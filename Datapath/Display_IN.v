==> flow/design.v <==
module DISPLAYBCD(entrada, saidaBCD);
	input wire [31:0]entrada;
	output reg[6:0]saidaBCD;
	always@(*)
		begin	
			case (entrada)
				32'b0: saidaBCD = 7'b0000001; 
				32'b1: saidaBCD = 7'b1001111; 
				32'b10: saidaBCD = 7'b0010010; 
				32'b11: saidaBCD = 7'b0000110; 
				32'b100: saidaBCD = 7'b1001100; 
				32'b101: saidaBCD = 7'b0100100; 
				32'b110: saidaBCD = 7'b0100000; 
				32'b111: saidaBCD = 7'b0001111; 
				32'b1000: saidaBCD = 7'b0000000; 
				32'b1001: saidaBCD = 7'b0000100; 
				default: saidaBCD = 7'b1111111; 
		endcase
	end
endmodule
module Display_IN (binary, R1, R2, R3, R4, clock);
	input [31:0] binary; 
	input clock;
	output reg [6:0] R1, R2, R3, R4;
	wire [15:0] aux; 
	wire [6:0] A1, A2, A3, A4;
	binario_BCD binario_BCD (binary[15:0], aux);
	DISPLAYBCD U1 (aux[15:12], A1); 
	DISPLAYBCD U2 (aux[11:8], A2); 
	DISPLAYBCD U3 (aux[7:4], A3);	 
	DISPLAYBCD U4 (aux[3:0], A4);	 
		always@ (posedge clock)
			begin
			R1=A1;
			R2=A2;
			R3=A3;
			R4=A4;
			end
endmodule
module binario_BCD (D_Binary, DATA_BCD);
	input [15:0] D_Binary;  
	output reg [15:0] DATA_BCD; 
	integer cont;
	reg [31:0] aux;
	always @(D_Binary) begin
		aux={16'h0000, D_Binary};
		for(cont=0; cont < 15; cont=cont + 1) begin
			aux = aux << 1;
			if(aux[19:16] > 4) aux[19:16] = aux[19:16] + 4'b0011;
			if(aux[23:20] > 4) aux[23:20] = aux[23:20] + 4'b0011;
			if(aux[27:24] > 4) aux[27:24] = aux[27:24] + 4'b0011;
			if(aux[31:28] > 4) aux[31:28] = aux[31:28] + 4'b0011;
		end
		aux = aux << 1;
		DATA_BCD = aux[31:16];
	end
endmodule
* Tool chain data of Display_IN
The steps from the RTL of Display_IN to its reports follow in flow order. Lines are those of the file above, counted from 1. Operators carry their Yosys type and port widths (W data, S select, Z words). Library cell names are shortened. The mark -- stands for no value.
Inputs: top module Display_IN, clock clock, standard-cell library sky130hd, library corner tt_025C_1v80

* Word-level counts
Yosys after proc, flatten, opt, wreduce and memory -nomap, before mapping. Enables and synchronous resets that opt folds into registers are not counted as muxes. Memory bits, and registers merged into a memory's read port (data or address), are not among the register bits. Print and check cells are not counted. Equal cells are merged and count once. Memory sizes are those after Yosys's memory passes, which may raise the word count (mostly to a power of two), join words into wider ones and drop unused or constant bits.
Operators by class: $add $sub $neg 54, multipliers 0, divide/modulo/power cells 0, $lt $le $gt $ge 54, equal/unequal tests 0, shift operators 0, muxes and demuxes 54, bitwise operators 0, reductions and logical operators 0
Operators with widths (count):
- $gt A4 B3 Y1 const B | 50
- $mux W4 | 41
- $add A4 B2 Y4 const B | 39
- $mux W3 | 13
- $add A3 B2 Y3 const B | 11
- $add A1 B2 Y3 const B | 3
- $gt A1 B3 Y1 const B | 3
- $add A1 B2 Y3 const AB | 1
- $gt A1 B3 Y1 const AB | 1
Word-level totals: flip-flop bits (word level) 0, latch bits 0, memory bits (writable) 0, ROM bits 448, word width x clocked read ports 28, memories 4, input bits 33, output and inout port bits 28, cells after elaboration 166
Memories:
- (no name shown) | depth 16, bits a word 7, read ports 1, wr ports 0, line 6 | case (entrada)
- (no name shown) | depth 16, bits a word 7, read ports 1, wr ports 0, line 6
- (no name shown) | depth 16, bits a word 7, read ports 1, wr ports 0, line 6
- (no name shown) | depth 16, bits a word 7, read ports 1, wr ports 0, line 6

* Logic depth
Depth = most cells in a row (Yosys ltp): at word level without a register or memory, in the mapped netlist without a sequential cell, where the memories' decode and read muxes count.
Depth: word-level depth 30, ABC_AREA 0, mapped depth 52, gate-level depth less buffers 48

* Netlist
Yosys stat after the flow's synthesis: flattened, memories mapped to cells. It holds for the ABC_AREA given above (unset counts as 0); a run with the other value may have another netlist. Totals and module areas in this step are rounded.
Synthesis totals: standard cells after synthesis 1138, chip area (Yosys) 0.008 mm^2, sequential area 0.00056 mm^2, mapped flip-flops 28, buffers 85
Cell types:
- ha_1 | count 53, area in all 663.136 um^2
- dfxtp_1 | count 28, area in all 560.538 um^2
- a21oi_1 | count 74, area in all 370.355 um^2
- nand2_1 | count 93, area in all 349.085 um^2
- nor2_1 | count 93, area in all 349.085 um^2
- o21ai_0 | count 57, area in all 285.274 um^2
- nand3_1 | count 50, area in all 250.24 um^2
- mux2i_1 | count 23, area in all 230.221 um^2
- o211ai_1 | count 26, area in all 195.187 um^2
- nand4_1 | count 30, area in all 187.68 um^2
- nor3_1 | count 36, area in all 180.173 um^2
- inv_1 | count 46, area in all 172.666 um^2
- a211oi_1 | count 21, area in all 157.651 um^2
- clkbuf_1 | count 37, area in all 138.883 um^2
- a31oi_1 | count 21, area in all 131.376 um^2
- buf_2 | count 25, area in all 125.12 um^2
- o21a_1 | count 16, area in all 120.115 um^2
- o31ai_1 | count 16, area in all 120.115 um^2
Other cell types: 95; their cells: 393. The figures by module come from a second, unflattened synthesis with its own total; it is not the netlist above.
Second synthesis, totals: cell total of the unflattened synthesis 980, area total of the unflattened synthesis 0.007 mm^2
Each row is one instance without its submodules.
By module:
- binario_BCD | times used 1, cells 787, area 0.0053 mm^2, sequential area 0 mm^2
- DISPLAYBCD | times used 4, cells 41, area 0.00029 mm^2, sequential area 0 mm^2
- Display_IN | times used 1, cells 29, area 0.00056 mm^2, sequential area 0.00056 mm^2

* Worst setup path after synthesis
Source: OpenSTA report_checks on the synthesized netlist (no wires, ideal clock, input and output delay 20% of the period each), path of least setup slack; recovery checks are left aside. Register names are those of the netlist, which keeps one name where synthesis merged equal registers.
Timing path post-synthesis: path kind in2reg, from input binary[13], to register R1[5], clock period 18.3 ns, input delay 3.660 ns, setup time 0.130 ns, launch time at the first pin 3.660 ns, arrival 12.178 ns, data required time 18.170 ns, path slack 5.992 ns, delay of the path 8.648 ns, stages 47, path buffers 6, synthesis period reached 12.308 ns
"delay of the path" = arrival - input delay + setup time. "stages" counts driving pins, that of a launching flip-flop among them; a cell with two outputs on the path counts twice. "synthesis period reached" = period - worst setup slack (recovery checks aside). The figure is calculated, with input and output delays left at 20% of the set period. Between the ends stands the longest chain of elaborated cells between them, by number of cells; it is not shown to be the way that was timed. Of several equally long chains one is given. A line is the first line of the expression or statement that the cell stems from. Yosys adds cells for indexed reads and writes and turns some case tables into memories.
Between the ends, post-synthesis: cells stage by stage inv_1 ha_1 inv_1 ha_1 buf_6 buf_6 or2_1 buf_6 o221a_4 o21a_1 o21a_1 nand2_1 ha_1 inv_1 ha_1 o21ai_0 clkbuf_1 o2111ai_1 [... 11 more ...] nor4_2 inv_1 ha_1 inv_1 ha_1 o41ai_1 nor2_1 nand2_1 nor3_1 a2111o_1 a211oi_2 o21ai_4 a21boi_4 xnor2_1 inv_1 ha_1 a21o_1 o21ai_1, cells in the longest elaborated chain 26, elaborated cells between the ends (all ways) 129, RTL lines with such cells 4, classes of those cells add/sub: 43; compare: 43; mux: 43
RTL lines, path post-synthesis:
- start: declaration | line 22 | input [31:0] binary;
- $add A4 B2 Y4 | line 49 | if(aux[19:16] > 4) aux[19:16] = aux[19:16] + 4'b0011;
- $mux W4 | line 49
- $gt A4 B3 Y1 | line 49
- $mux W4 | line 49
- $gt A4 B3 Y1 | line 49
- $mux W4 | line 49
- $gt A4 B3 Y1 | line 49
- [... 12 more ...]
- $mux W4 | line 49
- $add A4 B2 Y4 | line 49
- $mux W4 | line 49
- $add A4 B2 Y4 | line 50 | if(aux[23:20] > 4) aux[23:20] = aux[23:20] + 4'b0011;
- $mux W4 | line 50
- $add A4 B2 Y4 | line 51 | if(aux[27:24] > 4) aux[27:24] = aux[27:24] + 4'b0011;
- $mux W4 | line 51
- end: declaration | line 24 | output reg [6:0] R1, R2, R3, R4;

* Path in the finished layout
Path of least setup slack in the final report of flow run A (OpenROAD, finished layout, wires in). Where an end is a register, its clock arrival counts in the times.
Timing path post-layout: path kind in2reg, from input binary[13], to register R1[2], clock period 7.06 ns, input delay 1.41 ns, setup time 0.08 ns, launch time at the first pin 1.41 ns, arrival 8.95 ns, data required time 7.25 ns, path slack -1.70 ns, stages 46, path buffers 10
Between the ends stands the longest chain of elaborated cells between them, by number of cells; it is not shown to be the way that was timed. Of several equally long chains one is given.
Between the ends, post-layout: cells stage by stage buf_6 clkinvlp_4 ha_4 buf_6 ha_2 buf_4 nor2b_1 nand3_1 nor2_2 o21ai_2 nand2_2 ha_4 inv_4 ha_4 inv_4 nor3_4 buf_4 o211ai_1 [... 10 more ...] nor3_1 o221ai_1 mux2i_1 buf_4 or3_4 buf_4 nand3_4 nor2_2 a22oi_1 o211ai_1 buf_4 buf_4 o21a_1 mux2_4 ha_1 nand3_1 nand3_1 a32oi_1, cells in the longest elaborated chain 26, elaborated cells between the ends (all ways) 129, RTL lines with such cells 4, classes of those cells add/sub: 43; compare: 43; mux: 43
RTL lines, path post-layout:
- start: declaration | line 22 | input [31:0] binary;
- $add A4 B2 Y4 | line 49 | if(aux[19:16] > 4) aux[19:16] = aux[19:16] + 4'b0011;
- $mux W4 | line 49
- $gt A4 B3 Y1 | line 49
- $mux W4 | line 49
- $gt A4 B3 Y1 | line 49
- $mux W4 | line 49
- $gt A4 B3 Y1 | line 49
- [... 12 more ...]
- $mux W4 | line 49
- $add A4 B2 Y4 | line 49
- $mux W4 | line 49
- $add A4 B2 Y4 | line 50 | if(aux[23:20] > 4) aux[23:20] = aux[23:20] + 4'b0011;
- $mux W4 | line 50
- $add A4 B2 Y4 | line 51 | if(aux[27:24] > 4) aux[27:24] = aux[27:24] + 4'b0011;
- $mux W4 | line 51
- end: declaration | line 24 | output reg [6:0] R1, R2, R3, R4;

Subject: flow runs of Display_IN

Hi,

Display_IN through Yosys and OpenROAD on sky130hd: 2 stored runs, unordered, with their settings and measured results. The constraints put input and output delay at 20% of the set period each and load the outputs with 0.01 pF.
"reached clock period" means the clock period less the worst setup slack. The figure is calculated, with input and output delays left at 20% of the set period.
"allowed time less slack (worst setup path)" means the part of the period allowed to the worst setup path (the constraints hold back 20% at inputs and 20% at outputs) less its slack; where the path has registers, the arrival times of their clocks count too.
The results are shown rounded.

[flow run A] flow files
==> flow/run.sh <==
#!/bin/bash
# the make line also repeats the synthesis and layout settings of config.mk as NAME=value (left out here)
make -C /OpenROAD-flow-scripts/flow DESIGN_CONFIG=/design/flow/config.mk WORK_HOME=/design/flow/orfs CLKGATE_MAP_FILE= finish
==> flow/config.mk <==
export PLATFORM = sky130hd
export DESIGN_NAME = Display_IN
export DESIGN_NICKNAME = Display_IN
export VERILOG_FILES = /design/flow/design.v
export SDC_FILE = /design/flow/constraint.sdc
export NUM_CORES = 4
export LEC_CHECK = 0
export CAP_MARGIN = 30
export CORE_MARGIN = 7
export CORE_UTILIZATION = 41
export CTS_CLUSTER_SIZE = 27
export GPL_ROUTABILITY_DRIVEN = 0
export HOLD_SLACK_MARGIN = -0.02
export MAX_ROUTING_LAYER = met5
export PLACE_DENSITY_LB_ADDON = 0.26
export SLEW_MARGIN = 20
export TNS_END_PERCENT = 55
==> flow/constraint.sdc <==
create_clock -name core_clock -period 7.06 [get_ports {clock}]
set_input_delay 1.4120 -clock core_clock [delete_from_list [all_inputs] [get_ports {clock}]]
set_output_delay 1.4120 -clock core_clock [all_outputs]
set_load 0.01 [all_outputs]

[flow run A] result: netlist area reported by Yosys 0.008 mm^2; area of the die 0.024 mm^2; standard-cell area of the final layout 0.014 mm^2; utilization after layout 72%; setup slack of the worst path -1.7 ns; setup total negative slack -39 ns; worst hold slack in the final report 1.9 ns; reached clock period 8.758 ns; allowed time less slack (worst setup path) 7.35 ns; worst setup path type in2reg

[flow run B] flow files
==> flow/run.sh <==
#!/bin/bash
# the make line also repeats the synthesis and layout settings of config.mk as NAME=value (left out here)
make -C /OpenROAD-flow-scripts/flow DESIGN_CONFIG=/design/flow/config.mk WORK_HOME=/design/flow/orfs CLKGATE_MAP_FILE= finish
==> flow/config.mk <==
export PLATFORM = sky130hd
export DESIGN_NAME = Display_IN
export DESIGN_NICKNAME = Display_IN
export VERILOG_FILES = /design/flow/design.v
export SDC_FILE = /design/flow/constraint.sdc
export NUM_CORES = 4
export LEC_CHECK = 0
export CAP_MARGIN = 20
export CORE_MARGIN = 2
export CORE_UTILIZATION = 67
export HOLD_SLACK_MARGIN = -0.02
export MAX_ROUTING_LAYER = met5
export PLACE_DENSITY = 0.67
export SETUP_SLACK_MARGIN = 2.78
export SLEW_MARGIN = 10
export TNS_END_PERCENT = 90
==> flow/constraint.sdc <==
create_clock -name core_clock -period 9.53 [get_ports {clock}]
set_input_delay 1.9060 -clock core_clock [delete_from_list [all_inputs] [get_ports {clock}]]
set_output_delay 1.9060 -clock core_clock [all_outputs]
set_load 0.01 [all_outputs]

[flow run B] result: not finished: clock tree synthesis ended with error DPL-0038

Regards
